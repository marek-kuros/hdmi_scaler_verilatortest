==> flow/design.v <==
module dc_bu_memory #(
  parameter BUFF_ADDR_WIDTH = 10,
  parameter MEMORY_HEIGHT = 128,
  parameter WORD_WIDTH = 24
)(
  input wire clk,
  input wire ce,
  input wire we,
  input wire[(BUFF_ADDR_WIDTH-1):0] waddr,
  input wire[(WORD_WIDTH-1):0] wdata,
  input wire re,
  input wire[(BUFF_ADDR_WIDTH-1):0] raddr,
  output wire[(WORD_WIDTH-1):0] rdata
);
reg[(WORD_WIDTH-1):0] mem[0:(MEMORY_HEIGHT-1)];
wire[(WORD_WIDTH-1):0] rdata_nxt_c;
reg[(WORD_WIDTH-1):0] rdata_r;
wire rdata_en_c;
assign rdata_nxt_c = mem[raddr];
assign rdata_en_c = re && !we && ce;   
always_ff @(posedge clk) begin
  if(rdata_en_c) begin
    rdata_r <= rdata_nxt_c;
  end
end
assign rdata = rdata_r;
wire wdata_en_c;
assign wdata_en_c = we && ce;
always @(posedge clk) begin
  if(wdata_en_c) begin
    mem[waddr] <= wdata;
  end
end
endmodule
Reports on dc_bu_memory
What the tools print for dc_bu_memory, step after step.
Lines are those of the file above, counted from 1.
Operators carry their Yosys type and port widths (W data, S select, Z words).
Library cell names are shortened.
{ "setup": {"top": "dc_bu_memory", "clock": "clk", "lib": "sky130hd", "pvt_corner": "tt_025C_1v80"} }

After elaboration
Source: Yosys, flattened and elaborated, memories not mapped. Widths are those after wreduce; folded enables and synchronous resets count as part of the registers. Registers that Yosys merges into a memory's read port (data or address) are not register bits. Print and check cells do not count. Equal cells are merged and count once.
Memory sizes are those after Yosys's memory passes, which may raise the word count (mostly to a power of two), join words into wider ones and drop unused or constant bits.
{ "bits": {"reg_bits": 0, "latch_bits": 0, "ramBits": 3072, "mem_bits_ro": 0, "clocked_rd_ports_x_width": 24, "memories": 1, "input_bits": 48, "wordCells": 8} }
{ "classes": {"addsub": 0, "mul": 0, "div": 0, "compare": 0, "eq_ne": 0, "n_shift": 0, "mux": 3, "n_logic": 0, "reduce_logical": 4} }
{ "memory_table": {"columns": ["memory", "words", "word_bits", "read_ports", "write_ports", "line_no", "text"], "rows": [
  ["mem", 128, 24, 1, 1, 15, "reg[(WORD_WIDTH-1):0] mem[0:(MEMORY_HEIGHT-1)];"]
]} }
{ "ops": {"columns": ["cell", "count"], "rows": [
  ["$mux W24", 1],
  ["$mux W7", 1],
  ["$logic_and A1 B1 Y1", 3],
  ["$logic_not A1 Y1", 1],
  ["$mux W1", 1]
]} }

Depth
Yosys ltp: most cells in a row. Word level: on the elaborated netlist, between registers, memories and ports. Mapped: between sequential cells and ports; inverters and the memories' decode and read muxes count.
{ "depth": {"depth_word": 3, "ABC_AREA": 0, "depth_mapped": 8, "depth_no_buf": 4} }

Mapped cells and area
The flow's flattened synthesis, as Yosys stat reports it; memories are mapped. The netlist is that of the ABC_AREA named above (0 if unset); the other value can give another one.
{ "mapped": {"stdcells": 4534, "yosys_area_mm2": 0.1176053, "seqArea_mm2": 0.0929692, "flip_flops": 3096} }
{ "types": {"columns": ["cell_type", "count"], "rows": [
  ["edfxtp_1", 3096],
  ["mux4_2", 1008],
  ["clkbuf_1", 147],
  ["nor2_1", 129],
  ["buf_2", 59],
  ["mux2_2", 24],
  ["buf_1", 29],
  ["nand2_1", 15],
  ["nor2b_1", 7],
  ["nand3_1", 8],
  ["nand2b_1", 2],
  ["nand4_1", 2],
  ["buf_6", 1],
  ["nor3_1", 2],
  ["and3b_1", 1],
  ["nand4b_1", 1],
  ["buf_4", 1],
  ["and2_1", 1],
  ["and3_1", 1]
]} }

Worst setup path after synthesis
Path of least setup slack by OpenSTA after synthesis, without wires, with an ideal clock, recovery checks aside; 20% of the period is set as input and as output delay. Where synthesis merged equal registers, the netlist keeps one of their names.
{ "synth_path": {"kind": "in2reg", "startpoint": "input raddr[0]", "endpoint": "register rdata_r[0]", "tclk_ns": 6.29, "input_delay_ns": 1.258, "setup_time_ns": 0.260, "t_first_pin_ns": 1.258, "t_arrival_ns": 3.783, "required_time_ns": 6.030, "slack_ns": 2.247, "delay_ns": 2.785, "stages": 7, "n_path_buf": 3, "synth_period_reached_ns": 4.043} }
"delay_ns" is the arrival time less input delay plus setup time.
"stages" counts driving pins, that of a launching flip-flop among them; a cell with two outputs on the path counts twice.
"synth_period_reached_ns" = period - worst setup slack (recovery checks aside). The figure is calculated, with input and output delays left at 20% of the set period.
{ "synth_between": {"cell_sequence": "clkbuf_1 > buf_2 > clkbuf_1 > mux4_2 > mux4_2 > mux4_2 > mux2_2"} }
{ "synth_rtl": {"columns": ["element", "line_no", "text"], "rows": [
  ["start, declared", 12, "input wire[(BUFF_ADDR_WIDTH-1):0] raddr,"],
  ["end, declared", 17, "reg[(WORD_WIDTH-1):0] rdata_r;"]
]} }
Chain of elaborated cells between the ends: none given.

Timing after layout
From the final timing report of stored run 1: the path of least setup slack in the routed layout; clock arrival at registers is part of the times.
{ "layout_path": {"kind": "in2reg", "startpoint": "input waddr[6]", "endpoint": "memory mem[78][15]", "tclk_ns": 5.96, "input_delay_ns": 1.19, "setup_time_ns": 0.29, "t_first_pin_ns": 1.19, "t_arrival_ns": 4.53, "required_time_ns": 6.59, "slack_ns": 2.07, "stages": 5, "n_path_buf": 2} }
The rows between start and end are the longest chain of elaborated cells between them; the timing report does not say that the signal goes this way. Where chains are equally long, one stands for them.
Each line given opens the expression or statement behind the cell; cells for indexed reads and writes are added by Yosys, which also makes memories of some case tables.
{ "layout_between": {"cell_sequence": "clkdlybuf4s50_1 > nor2b_1 > nand2_1 > nor2_4 > buf_4", "elab_chain_cells": 1, "cone_cells": 1, "lines_between": 1} }
{ "layout_rtl": {"columns": ["element", "line_no", "text"], "rows": [
  ["start, declared", 9, "input wire[(BUFF_ADDR_WIDTH-1):0] waddr,"],
  ["$mux W7", 30, "if(wdata_en_c) begin"],
  ["end, declared", 15, "reg[(WORD_WIDTH-1):0] mem[0:(MEMORY_HEIGHT-1)];"]
]} }

Measured results for dc_bu_memory: 2 stored runs of the Yosys and OpenROAD flow on sky130hd. The settings differ; the order carries no meaning. The constraints put input and output delay at 20% of the set period each and load the outputs with 0.01 pF.
"period_reached_ns" is the run's clock period less its worst setup slack. It is reckoned from that one timing run; input and output delays stay at 20% of the period that was set.
"timing.worst_path_ns": the worst setup path's part of the clock period (all of it between registers, 20% less for each end at a port) less its slack. A launch clock that arrives late makes it longer, a capture clock that arrives late makes it shorter.
"total_power_uw" rests on the timing tool's default activity at the inputs, not on a simulated workload.

Stored run 1
==> flow/run.sh <==
#!/bin/bash
# the make line also repeats the synthesis and layout settings of config.mk as NAME=value (left out here)
make -C /OpenROAD-flow-scripts/flow DESIGN_CONFIG=/design/flow/config.mk WORK_HOME=/design/flow/orfs CLKGATE_MAP_FILE= finish
==> flow/config.mk <==
export PLATFORM = sky130hd
export DESIGN_NAME = dc_bu_memory
export DESIGN_NICKNAME = dc_bu_memory
export VERILOG_FILES = /design/flow/design.v
export SDC_FILE = /design/flow/constraint.sdc
export NUM_CORES = 4
export LEC_CHECK = 0
export ABC_AREA = 0
export CAP_MARGIN = 20
export CELL_PAD_IN_SITES_DETAIL_PLACEMENT = 1
export CELL_PAD_IN_SITES_GLOBAL_PLACEMENT = 0
export CORE_MARGIN = 2
export CORE_UTILIZATION = 59
export CTS_CLUSTER_SIZE = 86
export GPL_ROUTABILITY_DRIVEN = 0
export MIN_ROUTING_LAYER = met1
export PLACE_DENSITY = 0.39
export SETUP_SLACK_MARGIN = 0.75
export SLEW_MARGIN = 5
export TNS_END_PERCENT = 70
==> flow/constraint.sdc <==
create_clock -name core_clock -period 5.96 [get_ports {clk}]
set_input_delay 1.1920 -clock core_clock [delete_from_list [all_inputs] [get_ports {clk}]]
set_output_delay 1.1920 -clock core_clock [all_outputs]
set_load 0.01 [all_outputs]

==> results of stored run 1, as JSON <==
{
  "final_hold_ws_ns": 0.602,
  "final_cell_area_mm2": 0.133597,
  "period_reached_ns": 3.894,
  "timing.setup.ws_ns": 2.066,
  "ys_area_mm2": 0.1176053,
  "timing.setup.tns_ns": 0.000,
  "timing.worst_path_ns": 2.70,
  "worst_setup_path_type": "in2reg",
  "final_die_area_mm2": 0.202919,
  "total_power_uw": 45390
}

Stored run 2
==> flow/run.sh <==
#!/bin/bash
# the make line also repeats the synthesis and layout settings of config.mk as NAME=value (left out here)
make -C /OpenROAD-flow-scripts/flow DESIGN_CONFIG=/design/flow/config.mk WORK_HOME=/design/flow/orfs CLKGATE_MAP_FILE= finish
==> flow/config.mk <==
export PLATFORM = sky130hd
export DESIGN_NAME = dc_bu_memory
export DESIGN_NICKNAME = dc_bu_memory
export VERILOG_FILES = /design/flow/design.v
export SDC_FILE = /design/flow/constraint.sdc
export NUM_CORES = 4
export LEC_CHECK = 0
export ABC_AREA = 1
export CAP_MARGIN = 0
export CORE_MARGIN = 2
export CORE_UTILIZATION = 51
export CTS_CLUSTER_DIAMETER = 233
export PLACE_DENSITY = 0.48
export SETUP_SLACK_MARGIN = -0.13
export SLEW_MARGIN = 20
==> flow/constraint.sdc <==
create_clock -name core_clock -period 5.76 [get_ports {clk}]
set_input_delay 1.1520 -clock core_clock [delete_from_list [all_inputs] [get_ports {clk}]]
set_output_delay 1.1520 -clock core_clock [all_outputs]
set_load 0.01 [all_outputs]

==> results of stored run 2, as JSON <==
{
  "final_hold_ws_ns": 0.450,
  "final_cell_area_mm2": 0.138676,
  "period_reached_ns": 3.766,
  "timing.setup.ws_ns": 1.994,
  "ys_area_mm2": 0.1240277,
  "timing.setup.tns_ns": 0.000,
  "timing.worst_path_ns": 2.61,
  "worst_setup_path_type": "in2reg",
  "final_die_area_mm2": 0.247153,
  "total_power_uw": 48163
}

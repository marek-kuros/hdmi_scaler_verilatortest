==> flow/design.v <==
module mini_mcl #(
  parameter LINE_NUMBER_WIDTH = 16
)(
  input wire clk,
  input wire nrst,
  input wire en,
  input wire line_data_ready,
  output wire[(LINE_NUMBER_WIDTH-1):0] line_number
);
wire[(LINE_NUMBER_WIDTH-1):0] line_number_nxt_c;
wire line_number_en_c;
reg[(LINE_NUMBER_WIDTH-1):0] line_number_r;
assign line_number_en_c = en && line_data_ready;
assign line_number_nxt_c = (line_number_r < LINE_NUMBER_WIDTH'('d127)) ? 
                            line_number_r + LINE_NUMBER_WIDTH'('h1) : 
                            '0;
always @(posedge clk, negedge nrst) begin
  if(!nrst) begin
    line_number_r <= '0;
  end else if(line_number_en_c == 1) begin
    line_number_r <= line_number_nxt_c;
  end
end
assign line_number = line_number_r;
endmodule
Reports on mini_mcl
The steps from the RTL of mini_mcl to its reports follow in flow order.
Line numbers count from 1 in the design file above.
Cell names lack the library's common part.
{ "inputs": {"top": "mini_mcl", "clock": "clk", "cell_library": "sky130hd", "pvt_corner": "tt_025C_1v80"} }

Word-level counts
Yosys after proc, flatten, opt, wreduce and memory -nomap, before mapping. Enables and synchronous resets that opt folds into registers are not counted as muxes. Memory bits, and registers merged into a memory's read port (data or address), are not among the register bits. Print and check cells are not counted. Equal cells are merged and count once.
{ "word_totals": {"reg_bits": 16, "wordCells": 5} }
{ "op_classes": {"reduce_logical": 1, "n_addsub": 1, "n_cmp": 1, "muxes": 1} }
{ "ops": {"columns": ["op", "n"], "rows": [
  ["adder 16 x 1 -> 16 bit with constant B", 1],
  ["less-than comparator 16 x 7 -> 1 bit with constant B", 1],
  ["2-to-1 mux 16 bit", 1],
  ["logical AND 1 bit", 1]
]} }

Longest topological paths
Depth = most cells in a row (Yosys ltp): at word level without a register or memory, in the mapped netlist without a sequential cell, where the memories' decode and read muxes count.
{ "depth": {"ltp_word": 2, "ABC_AREA": 1, "ltp_mapped": 7, "ltp_nobuf": 7} }

Netlist
Yosys stat after the flow's synthesis: flattened, memories mapped to cells. It holds for the ABC_AREA given above (unset counts as 0); a run with the other value may have another netlist.
The area totals of this step are shown rounded.
{ "mapped": {"sequential_area_um2": 400, "area_um2": 777, "stdcells": 88, "ff_cells": 16} }
{ "types": {"columns": ["cell_type", "n", "type_area_um2"], "rows": [
  ["dfrtp_1", 16, 400.384],
  ["nand2_1", 18, 67.565],
  ["nor2_1", 16, 60.058],
  ["inv_1", 14, 52.55],
  ["a21oi_2", 5, 43.792],
  ["o21ai_2", 3, 26.275],
  ["nand3_1", 4, 20.019],
  ["nand3_4", 1, 17.517],
  ["nor3_4", 1, 16.266],
  ["ha_1", 1, 12.512],
  ["nand2_2", 2, 12.512],
  ["nor2_4", 1, 11.261],
  ["or2_4", 1, 8.758],
  ["o21bai_1", 1, 7.507],
  ["o22ai_1", 1, 6.256],
  ["a21oi_1", 1, 5.005],
  ["buf_2", 1, 5.005],
  ["inv_2", 1, 3.754]
]} }

Path before layout
OpenSTA on the mapped netlist: ideal clock, no wires. The path of least setup slack (recovery checks aside). Input and output delay are each 20% of the period. Register names are those of the netlist, which keeps one name where synthesis merged equal registers.
{ "synth_timing": {"path_kind": "register to register", "start": "reg line_number_r[0]", "end": "reg line_number_r[2]", "period_ps": 2070, "stages": 7, "launch_ps": 0, "path_delay_ps": 1212, "required_time_ps": 1997, "arrival_time_ps": 1139, "setup_time_ps": 73, "path_slack_ps": 858, "period_less_setup_slack_ps": 1212} }
"path_delay_ps" = arrival - input delay + setup time.
"stages": output pins that drive a net of the path, with the launching flip-flop's if there is one; two outputs of one cell count as two.
"period_less_setup_slack_ps" = period - worst setup slack (recovery checks aside). The figure is calculated, with input and output delays left at 20% of the set period.
The rows between start and end are the longest chain of elaborated cells between them; the timing report does not say that the signal goes this way. Where chains are equally long, one stands for them.
Each line given opens the expression or statement behind the cell; cells for indexed reads and writes are added by Yosys, which also makes memories of some case tables.
{ "synth_via": {"cell_sequence": "dfrtp_1 ha_1 nand2_1 inv_1 nand2_1 nand3_4 a21oi_2", "elab_chain_len": 2} }
{ "synth_lines": {"columns": ["item", "line", "source"], "rows": [
  ["start, declared", 12, "reg[(LINE_NUMBER_WIDTH-1):0] line_number_r;"],
  ["start, assigned", 19, "line_number_r <= '0;"],
  ["start, assigned", 21, "line_number_r <= line_number_nxt_c;"],
  ["adder 16 x 1 -> 16 bit", 15, "line_number_r + LINE_NUMBER_WIDTH'('h1) :"],
  ["2-to-1 mux 16 bit", 14, "assign line_number_nxt_c = (line_number_r < LINE_NUMBER_WIDTH'('d127)) ?"],
  ["end, assigned", 19, null],
  ["end, assigned", 21, null],
  ["end, declared", 12, null]
]} }

Path in the finished layout
From the final timing report of job 1: the path of least setup slack in the routed layout; clock arrival at registers is part of the times.
The report prints the path's times to 10 ps; the period is as set.
{ "layout_timing": {"path_kind": "register to output", "start": "reg line_number_r[0]", "end": "out line_number[0]", "path_slack_ps": 230, "arrival_time_ps": 1270, "required_time_ps": 1500, "stages": 2, "launch_ps": 280, "period_ps": 1870} }
{ "layout_via": {"cell_sequence": "dfrtp_1 clkdlybuf4s50_1", "elab_chain_len": 0} }
{ "layout_lines": {"columns": ["item", "line", "source"], "rows": [
  ["start, declared", 12, "reg[(LINE_NUMBER_WIDTH-1):0] line_number_r;"],
  ["start, assigned", 19, "line_number_r <= '0;"],
  ["start, assigned", 21, "line_number_r <= line_number_nxt_c;"],
  ["end, declared", 8, "output wire[(LINE_NUMBER_WIDTH-1):0] line_number"]
]} }

Subject: flow runs of mini_mcl

Hi,

mini_mcl through Yosys and OpenROAD on sky130hd: 2 stored runs, unordered, with their settings and measured results. The constraints put input and output delay at 20% of the set period each and load the outputs with 0.01 pF.
Results are given in rounded form.
[
  {
    "run": "job 1",
    "settings": { "period_ns": 1.87, "CORE_UTILIZATION": 32, "SETUP_SLACK_MARGIN": 0.19, "PLACE_DENSITY_LB_ADDON": 0.23, "CORE_ASPECT_RATIO": 1.04, "CORE_MARGIN": 10, "CELL_PAD_IN_SITES_GLOBAL_PLACEMENT": 3, "TNS_END_PERCENT": 65, "ABC_AREA": 1, "CTS_CLUSTER_SIZE": 84, "MAX_ROUTING_LAYER": "met5", "CAP_MARGIN": 20, "SLEW_MARGIN": 20 },
    "results": { "worstSetupSlack_ps": 227, "ys_area_um2": 777, "utilization_frac": 0.465, "die_um2": 4800, "final_cell_area_um2": 1090 }
  },
  {
    "run": "job 2",
    "settings": { "period_ns": 1.67, "CORE_UTILIZATION": 63, "SETUP_SLACK_MARGIN": 0.39, "PLACE_DENSITY_LB_ADDON": 0.29, "CELL_PAD_IN_SITES_DETAIL_PLACEMENT": 2, "TNS_END_PERCENT": 60, "GPL_TIMING_DRIVEN": 1, "CAP_MARGIN": 40, "MAX_ROUTING_LAYER": "met4", "CORE_MARGIN": 2, "SLEW_MARGIN": 20 },
    "outcome": "no results, placement failed with DPL-0033"
  }
]

Regards
